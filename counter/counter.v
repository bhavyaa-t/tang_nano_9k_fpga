==> flow/design.v <==
module top
(
    input clk,
    output [5:0] led
);
localparam WAIT_TIME = 13500000;
reg [5:0] ledCounter = 0;
reg [23:0] clockCounter = 0;
always @(posedge clk) begin
    clockCounter <= clockCounter + 1;
    if (clockCounter == WAIT_TIME) begin
        clockCounter <= 0;
        ledCounter <= ledCounter + 1;
    end
end
assign led = ~ledCounter;
endmodule
Tool chain data of top. Tool output for the design above, in the order of the flow. Lines are those of the file above, counted from 1. Operators: Yosys type, input widths -> output width; for muxes data width and select width s. A cell with -- has no value.

Top module: top. Clock port: clk. Library: sky130hd. Corner: tt_025C_1v80.

Word-level counts. Source: Yosys, flattened and elaborated, memories not mapped. Widths are those after wreduce; folded enables and synchronous resets count as part of the registers. Registers that Yosys merges into a memory's read port (data or address) are not register bits. Print and check cells do not count. Equal cells are merged and count once.

Under flip-flop bits (word level) stands 30. Bits of input ports: 1. The entry for output and inout port bits reads 6. The entry for word-level cells reads 6.

Under add/sub/neg operators stands 2. For eq/ne operators the number is 1. Bitwise logic cells: 1.

Operator list (count): $add 24x1->24 const B (1); $eq 24x24->1 const B (1); $add 6x1->6 const B (1); $not 6->6 (1).

Longest topological paths. Longest topological path by Yosys (ltp), each cell counted once; first at word level (registers and memories cut), then after technology mapping (sequential cells cut; the memories' decode and read muxes count).

For depth after elaboration the number is 1. Under ABC_AREA stands 0. The entry for gate-level depth with buffers reads 7. The entry for mapped depth without buffers reads 6.

Synthesis result. The flow's flattened synthesis, as Yosys stat reports it; memories are mapped. The netlist is that of the ABC_AREA named above (0 if unset); the other value can give another one.

Cells by type: sky130_fd_sc_hd__dfxtp_1 (count 24, area in all 480.461 µm²); sky130_fd_sc_hd__edfxtp_1 (count 6, area in all 180.173 µm²); sky130_fd_sc_hd__xnor2_1 (count 9, area in all 78.826 µm²); sky130_fd_sc_hd__xor2_1 (count 9, area in all 78.826 µm²); sky130_fd_sc_hd__nand3_1 (count 13, area in all 65.062 µm²); sky130_fd_sc_hd__nand4_1 (count 7, area in all 43.792 µm²); sky130_fd_sc_hd__nor2_1 (count 11, area in all 41.29 µm²); sky130_fd_sc_hd__ha_1 (count 3, area in all 37.536 µm²); sky130_fd_sc_hd__inv_1 (count 10, area in all 37.536 µm²); sky130_fd_sc_hd__and4_1 (count 4, area in all 35.034 µm²); sky130_fd_sc_hd__a21oi_1 (count 6, area in all 30.029 µm²); sky130_fd_sc_hd__nand2_1 (count 8, area in all 30.029 µm²); sky130_fd_sc_hd__buf_2 (count 4, area in all 20.019 µm²); sky130_fd_sc_hd__o21ai_0 (count 4, area in all 20.019 µm²); sky130_fd_sc_hd__or3_1 (count 3, area in all 18.768 µm²); sky130_fd_sc_hd__and3_2 (count 2, area in all 15.014 µm²); sky130_fd_sc_hd__o31ai_1 (count 2, area in all 15.014 µm²); sky130_fd_sc_hd__or4_1 (count 2, area in all 15.014 µm²).

Other cell types: 19; their cells: 23.

The entry for standard cells after synthesis reads 150. For chip area (Yosys) the number is 0.0014214 mm². The figure for sequential part of the area is 0.0006606 mm². For flip-flop cells the number is 30. The entry for buffers reads 8.

Worst setup path after synthesis. Path of least setup slack by OpenSTA after synthesis, without wires, with an ideal clock, recovery checks aside; 20% of the period is set as input and as output delay. Where synthesis merged equal registers, the netlist keeps one of their names.

Kind: register to register. Start: register clockCounter[0]. End: register ledCounter[0]. The figure for clock period is 2.35 ns. The figure for library setup time is 0.321 ns. Under time at the first pin stands 0.000 ns. The figure for arrival is 1.425 ns. Data required time: 2.029 ns. Setup slack: 0.605 ns. Under path delay stands 1.746 ns. For stages on the path the number is 7. Under buffers on the path stands 1. For synthesis period reached the number is 1.745 ns.

"path delay" is the arrival time less input delay plus setup time. "stages on the path" counts driving pins, that of a launching flip-flop among them; a cell with two outputs on the path counts twice. "synthesis period reached" = period - worst setup slack (recovery checks aside). The figure is calculated, with input and output delays left at 20% of the set period. The rows between start and end are the longest chain of elaborated cells between them; the timing report does not say that the signal goes this way. Where chains are equally long, one stands for them. A line is the first line of the expression or statement that the cell stems from. Yosys adds cells for indexed reads and writes and turns some case tables into memories.

Cell sequence: sky130_fd_sc_hd__dfxtp_1 -> sky130_fd_sc_hd__inv_1 -> sky130_fd_sc_hd__ha_1 -> sky130_fd_sc_hd__nor4b_1 -> sky130_fd_sc_hd__nand4_1 -> sky130_fd_sc_hd__nor2_1 -> sky130_fd_sc_hd__buf_2. Cells in the longest elaborated chain: 1. Under elaborated cells between the ends (all ways) stands 1. For RTL lines with such cells the number is 1. Classes of those cells: 1 x eq/ne.

RTL lines, path post-synthesis: from (decl) (RTL line 8) `reg [23:0] clockCounter = 0;`; from (assign) (RTL line 10) `clockCounter <= clockCounter + 1;`; from (assign) (RTL line 12) `clockCounter <= 0;`; $eq 24x24->1 (RTL line 11) `if (clockCounter == WAIT_TIME) begin`; to (assign) (RTL line 13) `ledCounter <= ledCounter + 1;`; to (decl) (RTL line 7) `reg [5:0] ledCounter = 0;`.

Path in the finished layout. Path of least setup slack in the final report of flow run 1 (OpenROAD, finished layout, wires in). Where an end is a register, its clock arrival counts in the times.

Kind: register to output. Start: register ledCounter[3]. End: output led[3]. The figure for clock period is 2.14 ns. The figure for external output delay is 0.43 ns. Under time at the first pin stands 0.33 ns. The figure for arrival is 1.39 ns. Data required time: 1.71 ns. Setup slack: 0.33 ns. For stages on the path the number is 3. Under buffers on the path stands 1.

The rows between start and end are the longest chain of elaborated cells between them; the timing report does not say that the signal goes this way. Where chains are equally long, one stands for them.

Cell sequence: sky130_fd_sc_hd__edfxtp_1 -> sky130_fd_sc_hd__inv_1 -> sky130_fd_sc_hd__clkdlybuf4s50_1. Cells in the longest elaborated chain: 1. Under elaborated cells between the ends (all ways) stands 1. For RTL lines with such cells the number is 1. Classes of those cells: 1 x logic.

RTL lines, path after layout: from (decl) (RTL line 7) `reg [5:0] ledCounter = 0;`; from (assign) (RTL line 13) `ledCounter <= ledCounter + 1;`; $not 6->6 (RTL line 16) `assign led = ~ledCounter;`; to (decl) (RTL line 4) `output [5:0] led`.

Appendix: measured runs

Top module top; platform sky130hd; tools Yosys and OpenROAD; 2 stored runs in no particular order. Input and output delays are each 20% of the period that was set; the output load is 0.01 pF. "period achieved" is the run's clock period less its worst setup slack. It is reckoned from that one timing run; input and output delays stay at 20% of the period that was set. "worst setup path time": the worst setup path's part of the clock period (all of it between registers, 20% less for each end at a port) less its slack. A launch clock that arrives late makes it longer, a capture clock that arrives late makes it shorter. "power consumption" is the tool's figure for a default switching activity; nothing was simulated.

Flow run 1 has these settings: period_ns 2.14; SETUP_SLACK_MARGIN 0.13; CAP_MARGIN 20; CORE_MARGIN 2; CORE_UTILIZATION 40; SLEW_MARGIN 20. The period achieved reads 1.815 ns. The setup TNS is 0.000 ns. The Yosys chip area after synthesis reads 0.0014214 mm². The area of the standard cells in the finished layout reads 0.0015565 mm². The worst setup path time stands at 1.39 ns. Worst path kind: register to output. The measured area of the die is 0.0040462 mm². The utilization in the final report reads 46.3%. The power consumption is 883.6 uW. The measured worst hold slack in the final report is 0.491 ns. The setup slack of the critical path is 0.325 ns.

Flow run 2 has these settings: period_ns 2.17; CORE_UTILIZATION 33; SETUP_SLACK_MARGIN 0.09; PLACE_DENSITY_LB_ADDON 0.08; CORE_ASPECT_RATIO 0.86; CORE_MARGIN 6; CELL_PAD_IN_SITES_GLOBAL_PLACEMENT 1; CELL_PAD_IN_SITES_DETAIL_PLACEMENT 2; ABC_AREA 0; GPL_ROUTABILITY_DRIVEN 1; CTS_CLUSTER_DIAMETER 32; CAP_MARGIN 15; MAX_ROUTING_LAYER met4; SLEW_MARGIN 20. The utilization in the final report reads 41.4%. The measured area of the die is 0.0060306 mm². The area of the standard cells in the finished layout reads 0.0016516 mm². The measured worst hold slack in the final report is 0.489 ns. The power consumption is 1150 uW. The worst setup path time stands at 1.82 ns. Worst path kind: register to register. The Yosys chip area after synthesis reads 0.0014214 mm². The period achieved reads 1.818 ns. The setup slack of the critical path is 0.352 ns. The setup TNS is 0.000 ns.
