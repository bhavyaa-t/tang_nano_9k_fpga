==> flow/design.v <==
`default_nettype none
module uart 
#(
    parameter DELAY_FRAMES = 234  
)
(
    input clk,
    input uart_rx,
    output uart_tx,
    output reg [5:0] led,
    input btn1
);
    localparam  HALF_DELAY_WAIT = (DELAY_FRAMES / 2);
    reg [3:0] rxState = 0;  
    reg [12:0] rxCounter = 0;  
    reg [2:0] rxBitNumber = 0;  
    reg [7:0] dataIn;  
    reg byteReady = 0;  
    localparam RX_STATE_IDLE = 0;
    localparam RX_STATE_START_BIT = 1;
    localparam RX_STATE_READ_WAIT = 2;
    localparam RX_STATE_READ = 3;
    localparam RX_STATE_STOP_BIT = 5;
    always @(posedge clk) begin
        case (rxState)
            RX_STATE_IDLE: begin
                if (uart_rx == 0) begin
                    rxState <= RX_STATE_START_BIT;
                    rxCounter <= 1;
                    rxBitNumber <= 0;
                    byteReady <= 0;
                end
            end 
            RX_STATE_START_BIT: begin
                if (rxCounter == HALF_DELAY_WAIT) begin
                    rxState <= RX_STATE_READ_WAIT;
                    rxCounter <= 1;
                end else 
                    rxCounter <= rxCounter + 1;
            end
            RX_STATE_READ_WAIT: begin
                rxCounter <= rxCounter + 1;
                if ((rxCounter + 1) == DELAY_FRAMES) begin
                    rxState <= RX_STATE_READ;
                end
            end
            RX_STATE_READ: begin
                rxCounter <= 1;
                dataIn <= {uart_rx, dataIn[7:1]};  
                rxBitNumber <= rxBitNumber + 1;
                if (rxBitNumber == 3'b111)
                    rxState <= RX_STATE_STOP_BIT;
                else
                    rxState <= RX_STATE_READ_WAIT;
            end
            RX_STATE_STOP_BIT: begin
                rxCounter <= rxCounter + 1;
                if ((rxCounter + 1) == DELAY_FRAMES) begin
                    rxState <= RX_STATE_IDLE;
                    rxCounter <= 0;
                    byteReady <= 1;
                end
            end
        endcase
    end
    always @(posedge clk) begin
        if (byteReady) begin
            led <= ~dataIn[5:0];
        end
    end
    reg [3:0] txState = 0;
    reg [24:0] txCounter = 0;
    reg [7:0] dataOut = 0;
    reg txPinRegister = 1;
    reg [2:0] txBitNumber = 0;
    reg [3:0] txByteCounter = 0;
    assign uart_tx = txPinRegister;
    localparam MEMORY_LENGTH = 12;
    reg [7:0] testMemory [MEMORY_LENGTH-1:0];
    initial begin
        testMemory[0] = "L";
        testMemory[1] = "u";
        testMemory[2] = "s";
        testMemory[3] = "h";
        testMemory[4] = "a";
        testMemory[5] = "y";
        testMemory[6] = " ";
        testMemory[7] = "L";
        testMemory[8] = "a";
        testMemory[9] = "b";
        testMemory[10] = "s";
        testMemory[10] = " ";
    end 
    localparam TX_STATE_IDLE = 0;
    localparam TX_STATE_START_BIT = 1;
    localparam TX_STATE_WRITE = 2;
    localparam TX_STATE_STOP_BIT = 3;
    localparam TX_STATE_DEBOUNCE = 4;
    always @(posedge clk) begin
        case (txState)
            TX_STATE_IDLE: begin
                if (btn1 == 0) begin
                    txState <= TX_STATE_START_BIT;
                    txCounter <= 0;
                    txByteCounter <= 0;
                end
                else begin
                    txPinRegister <= 1;  
                end
            end 
            TX_STATE_START_BIT: begin
                txPinRegister <= 0;
                if ((txCounter + 1) == DELAY_FRAMES) begin
                    txState <= TX_STATE_WRITE;
                    dataOut <= testMemory[txByteCounter];
                    txBitNumber <= 0;
                    txCounter <= 0;
                end else 
                    txCounter <= txCounter + 1;
            end
            TX_STATE_WRITE: begin
                txPinRegister <= dataOut[txBitNumber];
                if ((txCounter + 1) == DELAY_FRAMES) begin
                    if (txBitNumber == 3'b111) begin
                        txState <= TX_STATE_STOP_BIT;
                    end else begin
                        txState <= TX_STATE_WRITE;
                        txBitNumber <= txBitNumber + 1;
                    end
                    txCounter <= 0;
                end else 
                    txCounter <= txCounter + 1;
            end
            TX_STATE_STOP_BIT: begin
                txPinRegister <= 1;
                if ((txCounter + 1) == DELAY_FRAMES) begin
                    if (txByteCounter == MEMORY_LENGTH - 1) begin
                        txState <= TX_STATE_DEBOUNCE;
                    end else begin
                        txByteCounter <= txByteCounter + 1;
                        txState <= TX_STATE_START_BIT;
                    end
                    txCounter <= 0;
                end else 
                    txCounter <= txCounter + 1;
            end
            TX_STATE_DEBOUNCE: begin
                if (txCounter == 23'b111111111111111111) begin
                    if (btn1 == 1) 
                        txState <= TX_STATE_IDLE;
                end else
                    txCounter <= txCounter + 1;
            end
        endcase 
    end 
endmodule
# [From RTL to reports: uart]
# The steps from the RTL of uart to its reports follow in flow order.
# Lines are those of the file above, counted from 1.
# Operators: Yosys type, input widths -> output width; for muxes data width and select width s.
# Library cell names are shortened.
# Not given: --
[inputs] top_module="uart" clk_port="clk" cell_library="sky130hd" pvt_corner="tt_025C_1v80"

# [Word-level counts]
# Source: Yosys, flattened and elaborated, memories not mapped. Widths are those after wreduce. Registers that Yosys merges into a memory's read port (data or address) are not register bits. Print and check cells do not count. Equal cells are merged and count once.
# Yosys's memory passes give these memory sizes; they may raise the number of words (mostly to a power of two), join words into wider ones and drop unused or constant bits.
[op_classes] muxes=38 addsub=5 bitwise=1 eq_ne=29 reduce_and_logical=20 n_shift=1
[ops] operator="$pmux 25 s3" n=1
[ops] operator="$mux 25" n=3
[ops] operator="$pmux 13 s5" n=1
[ops] operator="$mux 4" n=13
[ops] operator="$pmux 4 s5" n=2
[ops] operator="$mux 13" n=3
[ops] operator="$eq 32x8->1 const B" n=1
[ops] operator="$ne 2x2->1 const B" n=14
[ops] operator="$add 25x1->26 const B" n=1
[ops] operator="$eq 25x18->1 const B" n=1
[ops] operator="$mux 3" n=6
[ops] operator="$eq 4x2->1 const B" n=4
[ops] operator="$add 13x1->14 const B" n=1
[ops] operator="$eq 14x8->1 const B" n=1
[ops] operator="$eq 13x7->1 const B" n=1
[ops] operator="$pmux 3 s2" n=2
[ops] operator="$reduce_bool 5->1" n=2
[ops] operator="$reduce_and 2->1" n=4
[ops] operator="$reduce_bool 2->1" n=4
[ops] operator="$eq 4x1->1 const B" n=2
[ops] operator="$eq 4x3->1 const B" n=2
[ops] operator="$logic_not 4->1" n=2
[ops] operator="$reduce_and 4->1" n=2
[ops] operator="$shiftx 8x3->1" n=1
[ops] operator="$pmux 4 s2" n=1
[ops] operator="$reduce_and 7->1" n=1
[ops] operator="$add 3x1->3 const B" n=2
[ops] operator="$eq 3x3->1 const B" n=2
# Not listed: further kinds 10, cells in them 14.
[word_totals] output_inout_bits=7 input_bits=3 n_memories=1 rom_bits=84 clocked_rd_ports_x_width=7 regBits=80
[mem_list] memory="testMemory" size=12 width=7 rd=1 write_ports=0 line=79 source="reg [7:0] testMemory [MEMORY_LENGTH-1:0];"

# [Logic depth]
# Yosys ltp: most cells in a row. Word level: on the elaborated netlist, between registers, memories and ports. Mapped: between sequential cells and ports; inverters and the memories' decode and read muxes count.
[depth] ltp_word=4 ABC_AREA=0 mapped_depth=9 mapped_depth_nobuf=8

# [Mapped cells and area]
# The flow's flattened synthesis, as Yosys stat reports it; memories are mapped. The netlist is that of the ABC_AREA named above (0 if unset); the other value can give another one.
# The area totals of this step are shown rounded.
[mapped] flip_flops=77 n_buf=20 synth_area_um2=4687 cell_count=448 sequential_area_um2=2312
[by_type] cell_type="edfxtp_1" n=77 type_area_um2=2.31E+03
[by_type] cell_type="nor2_1" n=73 type_area_um2=274.013
[by_type] cell_type="xnor2_1" n=25 type_area_um2=218.96
[by_type] cell_type="ha_1" n=14 type_area_um2=175.168
[by_type] cell_type="xor2_1" n=14 type_area_um2=122.618
[by_type] cell_type="nand2_1" n=28 type_area_um2=105.101
[by_type] cell_type="nand3_1" n=20 type_area_um2=100.096
[by_type] cell_type="mux2i_1" n=8 type_area_um2=80.077
[by_type] cell_type="a21oi_1" n=15 type_area_um2=75.072
[by_type] cell_type="inv_1" n=18 type_area_um2=67.565
[by_type] cell_type="nor3_1" n=12 type_area_um2=60.058
[by_type] cell_type="o21ai_0" n=12 type_area_um2=60.058
[by_type] cell_type="nand4_1" n=9 type_area_um2=56.304
[by_type] cell_type="or3_1" n=8 type_area_um2=50.048
[by_type] cell_type="nor3b_1" n=6 type_area_um2=45.043
[by_type] cell_type="and3_1" n=7 type_area_um2=43.792
[by_type] cell_type="a31oi_1" n=6 type_area_um2=37.536
[by_type] cell_type="and2_1" n=6 type_area_um2=37.536
# Other cell types: 53; their cells: 90.

# [Timing after synthesis]
# Source: OpenSTA report_checks on the synthesized netlist (no wires, ideal clock, input and output delay 20% of the period each), path of least setup slack; recovery checks are left aside. Register names are those of the netlist, which keeps one name where synthesis merged equal registers.
[synth_path] path_type="reg-to-reg" from="register txCounter[0]" to="register txCounter[0]" slack_ns=0.665 period_ns=4.24 t_arrival_ns=3.129 required_time_ns=3.794 setup_ns=0.446 stages=7 launch_ns=0.000 delay_ns=3.575 period_less_setup_slack_ns=3.575
# "delay_ns" = arrival - input delay + setup time.
# "stages" counts driving pins, that of a launching flip-flop among them; a cell with two outputs on the path counts twice.
# "period_less_setup_slack_ns" is the clock period less the worst setup slack; recovery checks do not enter. This is arithmetic on one report: input and output delays are still those of the set period (20% each).
# The rows between start and end are the longest chain of elaborated cells between them; the timing report does not say that the signal goes this way. Where chains are equally long, one stands for them.
# A line is the first line of the expression or statement that the cell stems from. Yosys adds cells for indexed reads and writes and turns some case tables into memories.
# A register here has more assigning lines than the two given.
# The path ends at the enable pin of a flip-flop; only ways to that pin are counted.
[synth_between] cell_sequence="edfxtp_1 > ha_1 > nand4_2 > nor4_2 > nand3_1 > nor2_1 > a211oi_1" elab_chain_len=3 cells_between=3 classes_between="eq/ne: 2; reduce/logical: 1"
[synth_rtl] element="start, declared" line=72 source="reg [24:0] txCounter = 0;"
[synth_rtl] element="start, assigned" line=119 source="txCounter <= txCounter + 1;"
[synth_rtl] element="start, assigned" line=132 source="txCounter <= txCounter + 1;"
[synth_rtl] element="$eq 25x18->1" line=148 source="if (txCounter == 23'b111111111111111111) begin"
[synth_rtl] element="$ne 2x2->1"
[synth_rtl] element="$reduce_and 3->1"
[synth_rtl] element="end, assigned" line=145 source="txCounter <= txCounter + 1;"
[synth_rtl] element="end, assigned" line=152 source="txCounter <= txCounter + 1;"
[synth_rtl] element="end, declared" line=72

# [Timing after layout]
# Path of least setup slack in the final report of run 1 (OpenROAD, finished layout, wires in). Where an end is a register, its clock arrival counts in the times.
[layout_path] path_type="reg-to-reg" from="register txCounter[0]" to="register txBitNumber[2]" required_time_ns=4.69 t_arrival_ns=3.49 setup_ns=0.31 stages=9 slack_ns=1.20 launch_ns=0.34 period_ns=4.66
# The rows between start and end are the longest chain of elaborated cells between them; the timing report does not say that the signal goes this way. Where chains are equally long, one stands for them.
# A register here has more assigning lines than the two given.
# The path ends at the enable pin of a flip-flop; only ways to that pin are counted.
[layout_between] cell_sequence="edfxtp_1 > ha_1 > nand4_2 > nor4_1 > xnor2_1 > nor4b_1 > nand4_1 > or4_1 > nor2_1" elab_chain_len=4 cells_between=5 classes_between="add/sub: 1; eq/ne: 3; reduce/logical: 1"
[layout_rtl] element="start, declared" line=72 source="reg [24:0] txCounter = 0;"
[layout_rtl] element="start, assigned" line=119 source="txCounter <= txCounter + 1;"
[layout_rtl] element="start, assigned" line=132 source="txCounter <= txCounter + 1;"
[layout_rtl] element="$add 25x1->26" line=113 source="if ((txCounter + 1) == DELAY_FRAMES) begin"
[layout_rtl] element="$eq 32x8->1" line=113
[layout_rtl] element="$ne 2x2->1"
[layout_rtl] element="$reduce_and 4->1"
[layout_rtl] element="end, assigned" line=116 source="txBitNumber <= 0;"
[layout_rtl] element="end, assigned" line=128 source="txBitNumber <= txBitNumber + 1;"
[layout_rtl] element="end, declared" line=75 source="reg [2:0] txBitNumber = 0;"

# Measured results for uart: 2 stored runs of the Yosys and OpenROAD flow on sky130hd. The settings differ; the order carries no meaning. The constraints put input and output delay at 20% of the set period each and load the outputs with 0.01 pF.
# By "achieved_period_ns" is meant the clock period of the run minus its worst setup slack. This is arithmetic on one report: input and output delays are still those of the set period (20% each).
# "critical_path_time_ns" = time allowed to the worst setup path (clock period - input delay - output delay, where it has them) - its slack; a late launch clock adds to it, a late capture clock takes from it.
# Values from the reports are rounded here.
run="run 1" settings period_ns=4.66 CORE_UTILIZATION=19 SETUP_SLACK_MARGIN=0.91 CORE_MARGIN=9 CELL_PAD_IN_SITES_GLOBAL_PLACEMENT=3 CELL_PAD_IN_SITES_DETAIL_PLACEMENT=2 GPL_TIMING_DRIVEN=1 GPL_ROUTABILITY_DRIVEN=0 CTS_CLUSTER_SIZE=87 CTS_CLUSTER_DIAMETER=119 MIN_ROUTING_LAYER="met1" MAX_ROUTING_LAYER="met5" CAP_MARGIN=20 SLEW_MARGIN=20
run="run 1" results yosys.chip_area_um2=4687 die_footprint_um2=30650 layout_stdcell_area_um2=5466 setup_ws_ns=1.196 achieved_period_ns=3.464 critical_path_time_ns=3.46 critical_path_type="reg-to-reg"
run="run 2" settings period_ns=4.43 CORE_UTILIZATION=55 SETUP_SLACK_MARGIN=0.2 CELL_PAD_IN_SITES_GLOBAL_PLACEMENT=2 ABC_AREA=0 CTS_CLUSTER_SIZE=26 CAP_MARGIN=5 SLEW_MARGIN=20 CORE_MARGIN=2
run="run 2" results yosys.chip_area_um2=4687 die_footprint_um2=9277 layout_stdcell_area_um2=5040 setup_ws_ns=0.906 achieved_period_ns=3.524 critical_path_time_ns=3.52 critical_path_type="reg-to-reg"
